==> flow/design.v <==
`timescale 1ns / 1ps
module XorShift(clk,rst,seed,out);
    input clk,rst;
    input [0:31]seed;
    output [0:31]out;
    reg [0:31]x,y,z,w;
    wire [0:31]temp;
    assign out=w;
    assign temp=x^(x<<11);
    always @(posedge clk)begin
        if(rst)begin
            x<=123456789;
            y<=362436069;
            z<=521288629;
            w<=88675123^seed;
        end
        else begin
            x<=y;
            y<=z;
            z<=w;
            w<=(w^(w>>19))^(temp^(temp>>8));
        end
    end
endmodule
======== From RTL to reports: XorShift ========
Tool output for the design above, in the order of the flow.
Line numbers count from 1 in the design file above.
Operators: Yosys type, input widths -> output width; for muxes data width and select width s.
Not given: --
inputs
  top module .............................. XorShift
  clock port .............................. clk
  cell library ............................ sky130hd
  library corner .......................... tt_025C_1v80

======== Word-level counts ========
Counts by Yosys on the flattened word-level netlist (proc, flatten, opt, wreduce; memories kept). Register bits leave out memories and registers merged into their read ports (data or address); mux counts leave out enables and synchronous resets folded into registers. Print and check cells are left out. Cells with the same type and inputs are merged into one.
word-level totals
  bits in registers ....................... 128
  input bits .............................. 34
  output and inout port bits .............. 32
  word-level cells ........................ 10
operators by class
  multiplexer cells ....................... 1
  bitwise gates (word level) .............. 5
operators with widths
  cell            number
  $xor 32x32->32  2
  $xor 32x13->32  1
  $xor 32x24->32  1
  $mux 32         1
  $not 12->12     1

======== Logic depth ========
Longest topological path by Yosys (ltp), each cell counted once; first at word level (registers and memories cut), then after technology mapping (sequential cells cut; the memories' decode and read muxes count).
logic depth
  word-level depth ........................ 4
  ABC_AREA ................................ 0
  gate-level depth with buffers ........... 4
  gate-level depth less buffers ........... 3

======== After synthesis ========
Yosys stat after the flow's synthesis: flattened, memories mapped to cells. It holds for the ABC_AREA given above (unset counts as 0); a run with the other value may have another netlist.
Totals and module areas in this step are rounded.
mapped netlist
  cells in the netlist .................... 363
  chip area (Yosys) ....................... 4440 µm²
  sequential part of the area ............. 2560 µm²
  flip-flops .............................. 128
cell types
  type                       number  total area (µm²)
  sky130_fd_sc_hd__dfxtp_1   128     2.56E+03
  sky130_fd_sc_hd__xnor3_1   16      360.346
  sky130_fd_sc_hd__xnor2_1   37      324.061
  sky130_fd_sc_hd__or2_2     49      306.544
  sky130_fd_sc_hd__nor2b_1   47      294.032
  sky130_fd_sc_hd__xor2_1    12      105.101
  sky130_fd_sc_hd__mux2i_1   10      100.096
  sky130_fd_sc_hd__o21ai_0   19      95.091
  sky130_fd_sc_hd__nand2_1   21      78.826
  sky130_fd_sc_hd__xor3_1    3       71.318
  sky130_fd_sc_hd__xnor3_4   2       52.55
  sky130_fd_sc_hd__clkbuf_1  13      48.797
  sky130_fd_sc_hd__o21a_1    2       15.014
  sky130_fd_sc_hd__mux2_2    1       11.261
  sky130_fd_sc_hd__buf_1     2       7.507
  sky130_fd_sc_hd__buf_2     1       5.005

======== Path before layout ========
Path of least setup slack by OpenSTA after synthesis, without wires, with an ideal clock, recovery checks aside; 20% of the period is set as input and as output delay. Where synthesis merged equal registers, the netlist keeps one of their names.
timing path post-synthesis
  path type ............................... register -> register
  start ................................... register x[23]
  end ..................................... register w[20]
  clock period ............................ 1.76 ns
  setup time .............................. 0.121 ns
  time at the first pin ................... 0.000 ns
  data arrival time ....................... 1.210 ns
  data required time ...................... 1.639 ns
  setup slack ............................. 0.429 ns
  delay of the path ....................... 1.331 ns
  stages on the path ...................... 4
  path buffers ............................ 0
  period reached after synthesis .......... 1.331 ns
"delay of the path" = arrival - input delay + setup time.
"stages on the path": output pins that drive a net of the path, with the launching flip-flop's if there is one; two outputs of one cell count as two.
"period reached after synthesis" is the clock period less the worst setup slack; recovery checks do not enter. This is arithmetic on one report: input and output delays are still those of the set period (20% each).
The rows between start and end are the longest chain of elaborated cells between them; the timing report does not say that the signal goes this way. Where chains are equally long, one stands for them.
Each line given opens the expression or statement behind the cell; cells for indexed reads and writes are added by Yosys, which also makes memories of some case tables.
on the way, post-synthesis
  path through ............................ sky130_fd_sc_hd__dfxtp_1 sky130_fd_sc_hd__xnor2_1 sky130_fd_sc_hd__xnor3_1 sky130_fd_sc_hd__mux2_2
  length of the longest elaborated chain .. 4
ends and longest elaborated chain, post-synthesis
  element          RTL line  text
  start, declared  6         reg [0:31]x,y,z,w;
  start, assigned  12        x<=123456789;
  start, assigned  18        x<=y;
  $xor 32x32->32   9         assign temp=x^(x<<11);
  $xor 32x24->32   21        w<=(w^(w>>19))^(temp^(temp>>8));
  $xor 32x32->32   21
  $mux 32          11        if(rst)begin
  end, assigned    15        w<=88675123^seed;
  end, assigned    21
  end, declared    6

======== Worst path after layout ========
From the final timing report of run 1: the path of least setup slack in the routed layout; clock arrival at registers is part of the times.
timing path after layout
  path type ............................... register -> register
  start ................................... register x[12]
  end ..................................... register w[20]
  clock period ............................ 1.13 ns
  setup time .............................. 0.11 ns
  time at the first pin ................... 0.41 ns
  data arrival time ....................... 1.54 ns
  data required time ...................... 1.43 ns
  setup slack ............................. -0.11 ns
  stages on the path ...................... 4
  path buffers ............................ 0
The rows between start and end are the longest chain of elaborated cells between them; the timing report does not say that the signal goes this way. Where chains are equally long, one stands for them.
on the way, after layout
  path through ............................ sky130_fd_sc_hd__dfxtp_2 sky130_fd_sc_hd__xnor2_1 sky130_fd_sc_hd__xnor3_1 sky130_fd_sc_hd__mux2_2
  length of the longest elaborated chain .. 4
ends and longest elaborated chain, after layout
  element          RTL line  text
  start, declared  6         reg [0:31]x,y,z,w;
  start, assigned  12        x<=123456789;
  start, assigned  18        x<=y;
  $xor 32x32->32   9         assign temp=x^(x<<11);
  $xor 32x24->32   21        w<=(w^(w>>19))^(temp^(temp>>8));
  $xor 32x32->32   21
  $mux 32          11        if(rst)begin
  end, assigned    15        w<=88675123^seed;
  end, assigned    21
  end, declared    6

--- measured runs ---
Measured data: module XorShift, platform sky130hd, 2 stored runs of the flow under differing settings, order arbitrary. Input and output delays are each 20% of the period that was set; the output load is 0.01 pF.
"achieved period" is the run's clock period less its worst setup slack. It is reckoned from that one timing run; input and output delays stay at 20% of the period that was set.
"critical setup path time" means the part of the period allowed to the worst setup path (the constraints hold back 20% at inputs and 20% at outputs) less its slack; where the path has registers, the arrival times of their clocks count too.
"power" rests on the timing tool's default activity at the inputs, not on a simulated workload.
Results are given in rounded form.

---- run 1 ----
settings
  period_ns = 1.13
  CORE_UTILIZATION = 26
  SETUP_SLACK_MARGIN = 0.1
  PLACE_DENSITY = 0.67
  CELL_PAD_IN_SITES_GLOBAL_PLACEMENT = 3
  CAP_MARGIN = 20
  CORE_MARGIN = 2
  SLEW_MARGIN = 20
results
  smallest setup slack .................... -0.109 ns
  critical setup path time ................ 1.24 ns
  type of the worst setup path ............ register -> register
  area inside the die boundary ............ 18100 µm²
  final utilization ....................... 42.9 %
  achieved period ......................... 1.239 ns
  chip area in the Yosys report ........... 4440 µm²
  lowest hold slack ....................... 0.194 ns
  power ................................... 17400 uW
  post-route setup TNS .................... -0.281 ns
  area of the standard cells in the finished layout .. 7140 µm²

---- run 2 ----
settings
  period_ns = 1.54
  CORE_UTILIZATION = 43
  SETUP_SLACK_MARGIN = 0.18
  PLACE_DENSITY_LB_ADDON = 0.3
  CORE_ASPECT_RATIO = 1.54
  CORE_MARGIN = 4
  TNS_END_PERCENT = 100
  ABC_AREA = 0
  GPL_TIMING_DRIVEN = 0
  SLEW_MARGIN = 40
  MAX_ROUTING_LAYER = met5
  CAP_MARGIN = 20
results
  smallest setup slack .................... 0.223 ns
  critical setup path time ................ 1.01 ns
  type of the worst setup path ............ register -> output
  area inside the die boundary ............ 12000 µm²
  final utilization ....................... 59.3 %
  achieved period ......................... 1.317 ns
  chip area in the Yosys report ........... 4440 µm²
  lowest hold slack ....................... 0.385 ns
  power ................................... 11200 uW
  post-route setup TNS .................... 0.000 ns
  area of the standard cells in the finished layout .. 5910 µm²
--- end ---
